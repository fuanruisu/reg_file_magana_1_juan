==> flow/design.v <==
module FF #(
parameter WIDTH = 32
)
(
input clk,
input reset, 
input [WIDTH-1:0] d,
input enable, 
output reg [WIDTH-1:0] q
);
always @ (negedge reset or posedge clk)
begin
	if (!reset)
	begin
		q <= 32'b0;
	end
	else
	begin
		if (clk)
		begin
			q <= d;
		end
	end
end
endmodule 
module decoder #(parameter WIDTH = 32) (
input [$clog2(WIDTH)-1:0] in,
output reg [WIDTH-1:0] out
);
always @(in) begin
	case (in)
	0: out = 32'b0;
	1: out = 32'd2;
	2: out = 32'd4;
	3: out = 32'd8;
	4: out = 32'd16;
	5: out = 32'd32;
	6: out = 32'd64;
	7: out = 32'd128;
	8: out = 32'd256;
	9: out = 32'd512;
	10: out = 32'd1024;
	11: out = 32'd2048;
	12: out = 32'd4096;
	13: out = 32'd8192;
	14: out = 32'd16384;
	15: out = 32'd32768;
	16: out = 32'd65536;
	17: out = 32'd131072;
	18: out = 32'd262144;
	19: out = 32'd524288;
	20: out = 32'd1048576;
	21: out = 32'd2097152;
	22: out = 32'd4194304;
	23: out = 32'd8388608;
	24: out = 32'd16777216;
	25: out = 32'd33554432;
	26: out = 32'd67108864;
	27: out = 32'd134217728;
	28: out = 32'd268435456;
	29: out = 32'd536870912;
	30: out = 32'd1073741824;
	31: out = 32'd2147483648;
	endcase
end
endmodule 
module mux #(parameter WIDTH = 32)(input [WIDTH-1:0] regAdr, regAdr1, regAdr2, regAdr3, regAdr4, regAdr5, regAdr6, regAdr7, regAdr8, regAdr9, regAdr10, regAdr11, regAdr12, regAdr13, regAdr14, regAdr15, regAdr16, regAdr17, regAdr18, regAdr19, regAdr20, regAdr21, regAdr22, regAdr23, regAdr24, regAdr25, regAdr26, regAdr27, regAdr28, regAdr29, regAdr30, regAdr31,
input [$clog2(WIDTH)-1:0] sel,
output reg [WIDTH-1:0] regOut);
always @(sel) begin
	case (sel)
	0: regOut = regAdr;
	1: regOut = regAdr1;
	2: regOut = regAdr2;
	3: regOut = regAdr3;
	4: regOut = regAdr4;
	5: regOut = regAdr5;
	6: regOut = regAdr6;
	7: regOut = regAdr7;
	8: regOut = regAdr8;
	9: regOut = regAdr9;
	10: regOut = regAdr10;
	11: regOut = regAdr11;
	12: regOut = regAdr12;
	13: regOut = regAdr13;
	14: regOut = regAdr14;
	15: regOut = regAdr15;
	16: regOut = regAdr16;
	17: regOut = regAdr17;
	18: regOut = regAdr18;
	19: regOut = regAdr19;
	20: regOut = regAdr20;
	21: regOut = regAdr21;
	22: regOut = regAdr22;
	23: regOut = regAdr23;
	24: regOut = regAdr24;
	25: regOut = regAdr25;
	26: regOut = regAdr26;
	27: regOut = regAdr27;
	28: regOut = regAdr28;
	29: regOut = regAdr29;
	30: regOut = regAdr30;
	31: regOut = regAdr31;
	endcase
end
endmodule 
module regFile #(
parameter N = 32)
(
input clk,
input reset, 
input Reg_Write_i,
input [4:0] Write_Register_i,
input [4:0] Read_Register_1_i,
input [4:0]	Read_Register_2_i,
input [N-1:0] Write_Data_i,
output [N-1:0] Read_Data_1_o,
output [N-1:0] Read_Data_2_o
);
wire [N-1:0] q,q1,q2,q3,q4,q5,q6,q7,q8,q9,q10,q11,q12,q13,q14,q15,q16,q17,q18,q19,q20,q21,q22,q23,q24,q25,q26,q27,q28,q29,q30,q31,out, enable;
decoder #(32) dec1(.in(Write_Register_i),.out(out));
mux #(32) mux1 (.regAdr(q), .regAdr1(q1), .regAdr2(q2), .regAdr3(q3), .regAdr4(q4), .regAdr5(q5), .regAdr6(q6), .regAdr7(q7), .regAdr8(q8), .regAdr9(q9), .regAdr10(q10), .regAdr11(q11),
.regAdr12(q12), .regAdr13(q13), .regAdr14(q14), .regAdr15(q15), .regAdr16(q16), .regAdr17(q17), .regAdr18(q18), .regAdr19(q19), .regAdr20(q20), .regAdr21(q21), .regAdr22(q22),
.regAdr23(q23), .regAdr24(q24), .regAdr25(q25), .regAdr26(q26), .regAdr27(q27), .regAdr28(q28), .regAdr29(q29), .regAdr30(q30), .regAdr31(q31), .sel(Read_Register_1_i), .regOut(Read_Data_1_o));
mux #(32) mux2 (.regAdr(q), .regAdr1(q1), .regAdr2(q2), .regAdr3(q3), .regAdr4(q4), .regAdr5(q5), .regAdr6(q6), .regAdr7(q7), .regAdr8(q8), .regAdr9(q9), .regAdr10(q10), .regAdr11(q11),
.regAdr12(q12), .regAdr13(q13), .regAdr14(q14), .regAdr15(q15), .regAdr16(q16), .regAdr17(q17), .regAdr18(q18), .regAdr19(q19), .regAdr20(q20), .regAdr21(q21), .regAdr22(q22),
.regAdr23(q23), .regAdr24(q24), .regAdr25(q25), .regAdr26(q26), .regAdr27(q27), .regAdr28(q28), .regAdr29(q29), .regAdr30(q30), .regAdr31(q31), .sel(Read_Register_2_i), .regOut(Read_Data_2_o));
FF regstr1(.clk(clk),.reset(reset),.d(Write_Data_i),.enable(enable[0]),.q(q));
FF regstr2(.clk(clk),.reset(reset),.d(Write_Data_i),.enable(enable[1]),.q(q1));
FF regstr3(.clk(clk),.reset(reset),.d(Write_Data_i),.enable(enable[2]),.q(q2));
FF regstr4(.clk(clk),.reset(reset),.d(Write_Data_i),.enable(enable[3]),.q(q3));
FF regstr5(.clk(clk),.reset(reset),.d(Write_Data_i),.enable(enable[4]),.q(q4));
FF regstr6(.clk(clk),.reset(reset),.d(Write_Data_i),.enable(enable[5]),.q(q5));
FF regstr7(.clk(clk),.reset(reset),.d(Write_Data_i),.enable(enable[6]),.q(q6));
FF regstr8(.clk(clk),.reset(reset),.d(Write_Data_i),.enable(enable[7]),.q(q7));
FF regstr9(.clk(clk),.reset(reset),.d(Write_Data_i),.enable(enable[8]),.q(q8));
FF regstr10(.clk(clk),.reset(reset),.d(Write_Data_i),.enable(enable[9]),.q(q9));
FF regstr11(.clk(clk),.reset(reset),.d(Write_Data_i),.enable(enable[10]),.q(q10));
FF regstr12(.clk(clk),.reset(reset),.d(Write_Data_i),.enable(enable[11]),.q(q11));
FF regstr13(.clk(clk),.reset(reset),.d(Write_Data_i),.enable(enable[12]),.q(q12));
FF regstr14(.clk(clk),.reset(reset),.d(Write_Data_i),.enable(enable[13]),.q(q13));
FF regstr15(.clk(clk),.reset(reset),.d(Write_Data_i),.enable(enable[14]),.q(q14));
FF regstr16(.clk(clk),.reset(reset),.d(Write_Data_i),.enable(enable[15]),.q(q15));
FF regstr17(.clk(clk),.reset(reset),.d(Write_Data_i),.enable(enable[16]),.q(q16));
FF regstr18(.clk(clk),.reset(reset),.d(Write_Data_i),.enable(enable[17]),.q(q17));
FF regstr19(.clk(clk),.reset(reset),.d(Write_Data_i),.enable(enable[18]),.q(q18));
FF regstr20(.clk(clk),.reset(reset),.d(Write_Data_i),.enable(enable[19]),.q(q19));
FF regstr21(.clk(clk),.reset(reset),.d(Write_Data_i),.enable(enable[20]),.q(q20));
FF regstr22(.clk(clk),.reset(reset),.d(Write_Data_i),.enable(enable[21]),.q(q21));
FF regstr23(.clk(clk),.reset(reset),.d(Write_Data_i),.enable(enable[22]),.q(q22));
FF regstr24(.clk(clk),.reset(reset),.d(Write_Data_i),.enable(enable[23]),.q(q23));
FF regstr25(.clk(clk),.reset(reset),.d(Write_Data_i),.enable(enable[24]),.q(q24));
FF regstr26(.clk(clk),.reset(reset),.d(Write_Data_i),.enable(enable[25]),.q(q25));
FF regstr27(.clk(clk),.reset(reset),.d(Write_Data_i),.enable(enable[26]),.q(q26));
FF regstr28(.clk(clk),.reset(reset),.d(Write_Data_i),.enable(enable[27]),.q(q27));
FF regstr29(.clk(clk),.reset(reset),.d(Write_Data_i),.enable(enable[28]),.q(q28));
FF regstr30(.clk(clk),.reset(reset),.d(Write_Data_i),.enable(enable[29]),.q(q29));
FF regstr31(.clk(clk),.reset(reset),.d(Write_Data_i),.enable(enable[30]),.q(q30));
FF regstr32(.clk(clk),.reset(reset),.d(Write_Data_i),.enable(enable[31]),.q(q31));
genvar i;
generate
	for(i=0;i<=N-1; i = i + 1) begin: registerFile
      	assign enable[i] = Reg_Write_i & out[i];
	end
endgenerate
endmodule 
## From RTL to reports: regFile

The steps from the RTL of regFile to its reports follow in flow order.
Line numbers count from 1 in the design file above.
Library cell names are shortened.
The mark n/a stands for no value.

- Top module: regFile
- Clock: clk
- Cell library: sky130hd
- Timing corner: tt_025C_1v80

## Word level

Yosys after proc, flatten, opt, wreduce and memory -nomap, before mapping. Enables and synchronous resets that opt folds into registers are not counted as muxes. Memory bits, and registers merged into a memory's read port (data or address), are not among the register bits. Print and check cells are not counted. Equal cells are merged and count once.

- Equal/unequal tests: 62
- Multiplexer cells: 2
- Reductions and logical operators: 4

Operators by type and width:

| cell | count |
|---|---|
| 5-bit equality test with constant B | 32 |
| 5-bit by 4-bit equality test with 1-bit output with constant B | 16 |
| 32-bit OR reduction | 2 |
| 32-bit 2-to-1 mux | 2 |
| 5-bit by 3-bit equality test with 1-bit output with constant B | 8 |
| 5-bit by 2-bit equality test with 1-bit output with constant B | 4 |
| 5-bit by 1-bit equality test with 1-bit output with constant B | 2 |
| 5-bit zero test | 2 |

- Input port bits: 50
- Register bits after elaboration: 32
- Word-level cells: 69
- Output and inout bits: 64

## Logic depth

Depth = most cells in a row (Yosys ltp): at word level without a register or memory, in the mapped netlist without a sequential cell, where the memories' decode and read muxes count.

- Depth after elaboration: 3
- ABC_AREA: 0
- Depth in mapped cells: 1
- Mapped depth without buffers: 0

## After synthesis

Yosys stat after the flow's synthesis: flattened, memories mapped to cells. It holds for the ABC_AREA given above (unset counts as 0); a run with the other value may have another netlist.
The area totals of this step are shown rounded.

- Sequential area: 801 um2
- Flip-flops: 32
- Cell count: 64
- Cell area after synthesis: 1040 um2
- Buffers: 32

Cells by type:

| cell type | count | area in all (um2) |
|---|---|---|
| dfrtp_1 | 32 | 800.768 |
| buf_4 | 32 | 240.23 |

By module: a second synthesis without flattening, with its own total; a netlist apart from the flattened one above.

- Cell total of the unflattened synthesis: 3815
- Area (unflattened synthesis): 42000 um2

Rows give one instance, submodules left out.

Modules:

| module | cells | seq. area (um2) | area (um2) | instances |
|---|---|---|---|---|
| FF | 32 | 801 | 801 | 32 |
| mux (WIDTH=32) | 1354 | 0.0 | 7960 | 2 |
| regFile | 35 | 0.0 | 255 | 1 |
| decoder (WIDTH=32) | 48 | 0.0 | 221 | 1 |

## Timing after synthesis

Path of least setup slack by OpenSTA after synthesis, without wires, with an ideal clock, recovery checks aside; 20% of the period is set as input and as output delay. Where synthesis merged equal registers, the netlist keeps one of their names.

- Path kind: register to output
- Start: register regstr22.q[0]
- End: output Read_Data_2_o[0]
- Delay of the path: 539 ps
- Buffers on the path: 1
- Stages on the path: 2
- Setup slack: 169 ps
- External output delay: 177 ps
- Period: 885 ps
- Required time: 708 ps
- Time at the first pin: 0 ps
- Data arrival time: 539 ps
- Synthesis period reached: 716 ps

"delay of the path" = arrival - input delay + setup time.
A path that ends at an output port has no setup time.
"stages on the path" counts driving pins, that of a launching flip-flop among them; a cell with two outputs on the path counts twice.
"synthesis period reached" is the clock period less the worst setup slack; recovery checks do not enter. This is arithmetic on one report: input and output delays are still those of the set period (20% each).
Between the ends stands the longest chain of elaborated cells between them, by number of cells; it is not shown to be the way that was timed. Of several equally long chains one is given.
A line is the first line of the expression or statement that the cell stems from. Yosys adds cells for indexed reads and writes and turns some case tables into memories.

- Path through: dfrtp_1 > buf_4
- Cells in the longest elaborated chain: 1
- Elaborated cells between the ends (all ways): 1
- RTL lines with such cells: 1
- Those cells by class: mux: 1

RTL lines, path post-synthesis:

| what | line | text |
|---|---|---|
| from (decl) | 9 | `output reg [WIDTH-1:0] q` |
| from (assign) | 15 | `q <= 32'b0;` |
| from (assign) | 21 | `q <= d;` |
| 32-bit 2-to-1 mux | 71 | `case (sel)` |
| to (decl) | 118 | `output [N-1:0] Read_Data_2_o` |

## Worst path after layout

From the final timing report of record 2: the path of least setup slack in the routed layout; clock arrival at registers is part of the times.
The path's times are printed in steps of 10 ps; the period is the one set.

- Path kind: register to output
- Start: register regstr22.q[1]
- End: output Read_Data_1_o[1]
- Period: 870 ps
- External output delay: 170 ps
- Time at the first pin: 280 ps
- Data arrival time: 820 ps
- Stages on the path: 2
- Setup slack: -130 ps
- Buffers on the path: 1
- Required time: 700 ps

Between the ends stands the longest chain of elaborated cells between them, by number of cells; it is not shown to be the way that was timed. Of several equally long chains one is given.

- Path through: dfrtp_1 > buf_2
- Cells in the longest elaborated chain: 1
- Elaborated cells between the ends (all ways): 1
- RTL lines with such cells: 1
- Those cells by class: mux: 1

RTL lines, path after layout:

| what | line | text |
|---|---|---|
| from (decl) | 9 | `output reg [WIDTH-1:0] q` |
| from (assign) | 15 | `q <= 32'b0;` |
| from (assign) | 21 | `q <= d;` |
| 32-bit 2-to-1 mux | 71 | `case (sel)` |
| to (decl) | 117 | `output [N-1:0] Read_Data_1_o,` |

Memo
Re: implementation data of regFile

Measured results for regFile: 2 stored runs of the Yosys and OpenROAD flow on sky130hd. The settings differ; the order carries no meaning. The constraints put input and output delay at 20% of the set period each and load the outputs with 0.01 pF.
"clock period achieved": clock period set for the run, less the worst setup slack. It is reckoned from that one timing run; input and output delays stay at 20% of the period that was set.
"allowed time less slack (worst setup path)": the worst setup path's part of the clock period (all of it between registers, 20% less for each end at a port) less its slack. A launch clock that arrives late makes it longer, a capture clock that arrives late makes it shorter.
"power" rests on the timing tool's default activity at the inputs, not on a simulated workload.
"allowed time less slack (worst setup path)" is given in steps of 10 ps.
The measured numbers are rounded.

### Record 1

==> flow/run.sh <==
#!/bin/bash
# the make line also repeats the synthesis and layout settings of config.mk as NAME=value (left out here)
make -C /OpenROAD-flow-scripts/flow DESIGN_CONFIG=/design/flow/config.mk WORK_HOME=/design/flow/orfs CLKGATE_MAP_FILE= finish
==> flow/config.mk <==
export PLATFORM = sky130hd
export DESIGN_NAME = regFile
export DESIGN_NICKNAME = regFile
export VERILOG_FILES = /design/flow/design.v
export SDC_FILE = /design/flow/constraint.sdc
export NUM_CORES = 4
export LEC_CHECK = 0
export ABC_AREA = 1
export CAP_MARGIN = 25
export CORE_MARGIN = 2
export CORE_UTILIZATION = 68
export CTS_CLUSTER_DIAMETER = 114
export CTS_CLUSTER_SIZE = 19
export GPL_ROUTABILITY_DRIVEN = 0
export GPL_TIMING_DRIVEN = 1
export MAX_ROUTING_LAYER = met4
export MIN_ROUTING_LAYER = met1
export PLACE_DENSITY_LB_ADDON = 0.09
export SETUP_SLACK_MARGIN = -0.05
export SLEW_MARGIN = 25
==> flow/constraint.sdc <==
create_clock -name core_clock -period 0.586 [get_ports {clk}]
set_input_delay 0.1172 -clock core_clock [delete_from_list [all_inputs] [get_ports {clk}]]
set_output_delay 0.1172 -clock core_clock [all_outputs]
set_load 0.01 [all_outputs]

Outcome of record 1: did not finish, placement stopped with FLW-0024

### Record 2

==> flow/run.sh <==
#!/bin/bash
# the make line also repeats the synthesis and layout settings of config.mk as NAME=value (left out here)
make -C /OpenROAD-flow-scripts/flow DESIGN_CONFIG=/design/flow/config.mk WORK_HOME=/design/flow/orfs CLKGATE_MAP_FILE= finish
==> flow/config.mk <==
export PLATFORM = sky130hd
export DESIGN_NAME = regFile
export DESIGN_NICKNAME = regFile
export VERILOG_FILES = /design/flow/design.v
export SDC_FILE = /design/flow/constraint.sdc
export NUM_CORES = 4
export LEC_CHECK = 0
export CAP_MARGIN = 20
export CORE_ASPECT_RATIO = 0.78
export CORE_MARGIN = 2
export CORE_UTILIZATION = 32
export CTS_CLUSTER_DIAMETER = 51
export CTS_CLUSTER_SIZE = 20
export MAX_ROUTING_LAYER = met5
export PLACE_DENSITY = 0.86
export SETUP_SLACK_MARGIN = 0.2
export SLEW_MARGIN = 20
export TNS_END_PERCENT = 5
==> flow/constraint.sdc <==
create_clock -name core_clock -period 0.87 [get_ports {clk}]
set_input_delay 0.1740 -clock core_clock [delete_from_list [all_inputs] [get_ports {clk}]]
set_output_delay 0.1740 -clock core_clock [all_outputs]
set_load 0.01 [all_outputs]

Results of record 2:
- Worst setup slack after layout: -126 ps
- Chip area in the Yosys report: 1040 um2
- Clock period achieved: 996 ps
- Standard-cell area after layout: 1660 um2
- Worst-case hold slack: 327 ps
- Power: 0.00339 W
- Allowed time less slack (worst setup path): 820 ps
- Class of the worst setup path: register to output
- Die outline area: 3730 um2
- Setup total negative slack: -6230 ps
- Utilization of the finished layout: 52.9%
